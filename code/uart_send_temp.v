==> flow/design.v <==
module uart_send_temp (
    input	      sys_clk,                   
    input         temp_upen,                 
    input    [3:0]      temp_unit,
	input    [3:0]      temp_ten,
	input    [3:0]      temp_hun,
    input               uart_tx_busy,
    output   reg           uart_en,                   
	output   reg [7:0]      uart_din,                   
    output   reg              led
	);
parameter  CLK_FREQ = 12_000_000;
localparam IDLE = 6'h1, MAIN = 6'h2, SEND = 6'h4, DELAY = 6'h8, DELAYS = 6'h10;
reg					clk_1mhz;
reg		[17:0]		cnt_1mhz;
reg [24:0] cnt_1s;
reg [5:0] state;
reg [3:0] sent;
reg [5:0] cnt_delay;
reg [23:0] clk_1s_cnt;
always@(posedge sys_clk or negedge temp_upen) begin
    if (!temp_upen) begin
        state = IDLE;
        sent = 0;
    end
    else begin
        case (state)
            IDLE: begin
                sent = 0;
                uart_en = 0;
                clk_1s_cnt = 0;
                state = MAIN;
            end 
            MAIN: begin
                case (sent)
                    0: begin       
                        uart_din = { 4'd3, (temp_hun - 4'd1)};
                        sent = 1;
                        state = SEND;
                    end
                    1: begin       
                        uart_din = { 4'd3, temp_ten };
                        sent = 2;
                        state = SEND;
                    end
                    2: begin       
                        uart_din = 8'd46;
                        sent = 3;
                        state = SEND; 
                    end
                    3: begin       
                        uart_din = { 4'd3, temp_unit };
                        sent = 4;
                        state = SEND;  
                    end
                    4: begin       
                        uart_din = 8'd10;
                        sent = 0;
                        state = SEND;  
                    end
                    5: begin
                        sent = 0;
                        uart_din = 0;
                        state = DELAYS;
                    end
                    default: 
                        state = IDLE;
                endcase
            end
            SEND: begin
                if (~uart_tx_busy) begin
                    uart_en = 1;
                    state = DELAY;
                end
                else begin
                    uart_en = 0;
                    state = SEND;
                end
            end
            DELAY: begin
                if (uart_tx_busy) begin
                    uart_en = 0;
                    state = DELAY;
                end else
                    state = MAIN;
            end
            DELAYS: begin
                if (clk_1s_cnt <= 1_00_000) begin
                    clk_1s_cnt = clk_1s_cnt + 1;
                    led = 1;
                    state = DELAYS;
                end else begin
                    clk_1s_cnt = 0;
                    led = 0;
                    state = MAIN;
                end
            end
            default: 
                state = IDLE;
        endcase
    end
end
endmodule
# From RTL to reports: uart_send_temp
# Tool output for the design above, in the order of the flow.
# Line numbers count from 1 in the design file above.
# Operators carry their Yosys type and port widths (W data, S select, Z words).
# Library cell names are shortened.
inputs:
  design: "uart_send_temp"
  clock: "sys_clk"
  library: "sky130hd"
  pvt_corner: "tt_025C_1v80"

# After elaboration
# Yosys after proc, flatten, opt, wreduce and memory -nomap, before mapping. Memory bits, and registers merged into a memory's read port (data or address), are not among the register bits. Print and check cells are not counted. Equal cells are merged and count once.
classes:
  reduce_logical: 12
  cmp: 1
  n_logic: 0
  div_mod_pow: 0
  n_eq: 12
  n_mux: 14
  add_sub_neg: 2
  mul: 0
  n_shift: 0
op_table:
  columns: ["op", "n"]
  rows:
  - ["$pmux W24 S2", 1]
  - ["$pmux W8 S6", 1]
  - ["$pmux W5 S5", 1]
  - ["$add A24 B1 Y24 const B", 1]
  - ["$le A24 B17 Y1 const B", 1]
  - ["$mux W24", 1]
  - ["$pmux W4 S5", 1]
  - ["$pmux W5 S2", 1]
  - ["$eq A4 B2 Y1 const B", 2]
  - ["$eq A4 B3 Y1 const B", 2]
  - ["$pmux W4 S2", 1]
  - ["$mux W4", 2]
  - ["$reduce_and A2 Y1", 3]
  - ["$reduce_and A3 Y1", 2]
  - ["$ne A6 B6 Y1 const B", 1]
  - ["$reduce_bool A6 Y1", 1]
  - ["$eq A5 B1 Y1 const B", 1]
  - ["$eq A5 B2 Y1 const B", 1]
  - ["$eq A5 B3 Y1 const B", 1]
  - ["$eq A5 B4 Y1 const B", 1]
  - ["$eq A5 B5 Y1 const B", 1]
  - ["$reduce_or A5 Y1", 1]
  - ["$mux W5", 1]
  - ["$reduce_bool A2 Y1", 2]
  - ["$sub A4 B1 Y4 const B", 1]
  - ["$eq A4 B1 Y1 const B", 1]
  - ["$logic_not A4 Y1", 1]
  - ["$reduce_bool A3 Y1", 1]
# Other operator kinds: 4; their cells: 6.
word_totals:
  latch_bits: 0
  elab_cells: 47
  clocked_rd_ports_x_width: 0
  rom_bits: 0
  regBits: 43
  mem_count: 0
  ram_bits: 0

# Longest topological paths
# Yosys ltp: most cells in a row. Word level: on the elaborated netlist, between registers, memories and ports. Mapped: between sequential cells and ports; inverters and the memories' decode and read muxes count.
logic_depth:
  depth_word: 4
  ABC_AREA: 0
  mapped_depth: 7

# Synthesis result
# Yosys stat after the flow's synthesis: flattened, memories mapped to cells. It holds for the ABC_AREA given above (unset counts as 0); a run with the other value may have another netlist.
synth_totals:
  buffers: 10
  cell_count: 188
  flip_flops: 42
  synth_area_um2: 2063.2
by_type:
  columns: ["type", "n", "type_area_um2"]
  rows:
  - ["edfxtp_1", 32, 960.922]
  - ["dfrtp_1", 8, 200.192]
  - ["nor2_1", 23, 86.333]
  - ["xor2_1", 9, 78.826]
  - ["nand2_1", 15, 56.304]
  - ["dfstp_2", 2, 52.55]
  - ["xnor2_1", 6, 52.55]
  - ["nand4_1", 8, 50.048]
  - ["inv_1", 12, 45.043]
  - ["o21ai_0", 9, 45.043]
  - ["buf_4", 5, 37.536]
  - ["ha_1", 3, 37.536]
  - ["nor4_1", 6, 37.536]
  - ["a21oi_1", 6, 30.029]
  - ["nand3_1", 6, 30.029]
  - ["nand2b_1", 4, 25.024]
  - ["nor3_1", 4, 20.019]
  - ["a22oi_1", 2, 15.014]
# Not listed: further types 23, cells in them 28.

# Worst setup path after synthesis
# OpenSTA on the mapped netlist: ideal clock, no wires. The path of least setup slack (recovery checks aside). Input and output delay are each 20% of the period. Register names are those of the netlist, which keeps one name where synthesis merged equal registers.
synth_timing:
  path_kind: "input to register"
  start: "input port temp_upen"
  end: "register clk_1s_cnt[0]"
  path_delay_ns: 1.501
  driving_pins: 2
  input_delay_ns: 0.570
  period_ns: 2.85
  setup_slack_ns: 0.779
  n_path_buf: 0
  t_arrival_ns: 1.666
  synth_period_reached_ns: 2.071
# "path_delay_ns" = arrival - input delay + setup time.
# "driving_pins": output pins that drive a net of the path, with the launching flip-flop's if there is one; two outputs of one cell count as two.
# "synth_period_reached_ns" is the clock period less the worst setup slack; recovery checks do not enter. This is arithmetic on one report: input and output delays are still those of the set period (20% each).
# Between the ends stands the longest chain of elaborated cells between them, by number of cells; it is not shown to be the way that was timed. Of several equally long chains one is given.
# A line is the first line of the expression or statement that the cell stems from. Yosys adds cells for indexed reads and writes and turns some case tables into memories.
# A register here has more assigning lines than the two given.
synth_via:
  cell_sequence: "inv_1 > nor2_1"
  elab_chain_len: 1
synth_rtl:
  columns: ["element", "line", "text"]
  rows:
  - ["from (decl)", 3, "input         temp_upen,"]
  - ["$reduce_and A2 Y1", null, null]
  - ["to (assign)", 31, "clk_1s_cnt = 0;"]
  - ["to (assign)", 89, "clk_1s_cnt = clk_1s_cnt + 1;"]
  - ["to (decl)", 20, "reg [23:0] clk_1s_cnt;"]

# Path in the finished layout
# Path of least setup slack in the final report of run 1 (OpenROAD, finished layout, wires in). Where an end is a register, its clock arrival counts in the times.
layout_timing:
  path_kind: "register to register"
  start: "register clk_1s_cnt[12]"
  end: "register clk_1s_cnt[15]"
  n_path_buf: 0
  setup_slack_ns: 0.48
  t_arrival_ns: 1.82
  period_ns: 2.15
  driving_pins: 5
# Between the ends stands the longest chain of elaborated cells between them, by number of cells; it is not shown to be the way that was timed. Of several equally long chains one is given.
# A register here has more assigning lines than the two given.
layout_via:
  cell_sequence: "edfxtp_1 > nand4_2 > or4_4 > or3_1 > a21oi_1"
  elab_chain_len: 3
layout_rtl:
  columns: ["element", "line", "text"]
  rows:
  - ["from (decl)", 20, "reg [23:0] clk_1s_cnt;"]
  - ["from (assign)", 31, "clk_1s_cnt = 0;"]
  - ["from (assign)", 89, "clk_1s_cnt = clk_1s_cnt + 1;"]
  - ["$add A24 B1 Y24", 89, null]
  - ["$mux W24", 88, "if (clk_1s_cnt <= 1_00_000) begin"]
  - ["$pmux W24 S2", 27, "case (state)"]
  - ["to (assign)", 31, null]
  - ["to (assign)", 89, null]
  - ["to (decl)", 20, null]

==> runs of uart_send_temp <==
Record of 2 stored runs of the RTL-to-layout flow on uart_send_temp, platform sky130hd. The runs are unordered. Constraints: input delay and output delay 20% of the set period each, output load 0.01 pF.
By "achieved_clock_period_ns" is meant the clock period of the run minus its worst setup slack. This is arithmetic on one report: input and output delays are still those of the set period (20% each).
"worstPathTime_ns" means the part of the period allowed to the worst setup path (the constraints hold back 20% at inputs and 20% at outputs) less its slack; where the path has registers, the arrival times of their clocks count too.
"design_power_w": no workload was simulated; the value follows from the tool's default switching activity.

--- run 1 ---
==> flow/run.sh <==
#!/bin/bash
# the make line also repeats the synthesis and layout settings of config.mk as NAME=value (left out here)
make -C /OpenROAD-flow-scripts/flow DESIGN_CONFIG=/design/flow/config.mk WORK_HOME=/design/flow/orfs CLKGATE_MAP_FILE= finish
==> flow/config.mk <==
export PLATFORM = sky130hd
export DESIGN_NAME = uart_send_temp
export DESIGN_NICKNAME = uart_send_temp
export VERILOG_FILES = /design/flow/design.v
export SDC_FILE = /design/flow/constraint.sdc
export NUM_CORES = 4
export LEC_CHECK = 0
export CAP_MARGIN = 20
export CELL_PAD_IN_SITES_GLOBAL_PLACEMENT = 1
export CORE_ASPECT_RATIO = 0.82
export CORE_MARGIN = 2
export CORE_UTILIZATION = 40
export CTS_CLUSTER_SIZE = 65
export GPL_ROUTABILITY_DRIVEN = 1
export GPL_TIMING_DRIVEN = 1
export PLACE_DENSITY = 0.73
export SETUP_SLACK_MARGIN = 0.59
export SLEW_MARGIN = 20
==> flow/constraint.sdc <==
create_clock -name core_clock -period 2.15 [get_ports {sys_clk}]
set_input_delay 0.4300 -clock core_clock [delete_from_list [all_inputs] [get_ports {sys_clk}]]
set_output_delay 0.4300 -clock core_clock [all_outputs]
set_load 0.01 [all_outputs]

==> results, as YAML <==
results:
  post_synth_area_um2: 2063.2
  worstPathTime_ns: 1.67
  critical_path_kind: "register to register"
  worstSetupSlack_ns: 0.484
  cell_area_final_um2: 2796.4
  design.die.area_um2: 5751.3
  total_negative_slack_ns: 0.000
  design_power_w: 0.0023
  achieved_clock_period_ns: 1.666
  finish.utilization_pct: 56.8

--- run 2 ---
==> flow/run.sh <==
#!/bin/bash
# the make line also repeats the synthesis and layout settings of config.mk as NAME=value (left out here)
make -C /OpenROAD-flow-scripts/flow DESIGN_CONFIG=/design/flow/config.mk WORK_HOME=/design/flow/orfs CLKGATE_MAP_FILE= finish
==> flow/config.mk <==
export PLATFORM = sky130hd
export DESIGN_NAME = uart_send_temp
export DESIGN_NICKNAME = uart_send_temp
export VERILOG_FILES = /design/flow/design.v
export SDC_FILE = /design/flow/constraint.sdc
export NUM_CORES = 4
export LEC_CHECK = 0
export CAP_MARGIN = 40
export CELL_PAD_IN_SITES_DETAIL_PLACEMENT = 0
export CORE_MARGIN = 2
export CORE_UTILIZATION = 36
export CTS_CLUSTER_SIZE = 47
export PLACE_DENSITY = 0.87
export SETUP_SLACK_MARGIN = -0.14
export SLEW_MARGIN = 20
==> flow/constraint.sdc <==
create_clock -name core_clock -period 3.17 [get_ports {sys_clk}]
set_input_delay 0.6340 -clock core_clock [delete_from_list [all_inputs] [get_ports {sys_clk}]]
set_output_delay 0.6340 -clock core_clock [all_outputs]
set_load 0.01 [all_outputs]

==> results, as YAML <==
results:
  post_synth_area_um2: 2063.2
  worstPathTime_ns: 1.96
  critical_path_kind: "register to register"
  worstSetupSlack_ns: 1.211
  cell_area_final_um2: 2462.4
  design.die.area_um2: 6352.9
  total_negative_slack_ns: 0.000
  design_power_w: 0.001458
  achieved_clock_period_ns: 1.959
  finish.utilization_pct: 44.7
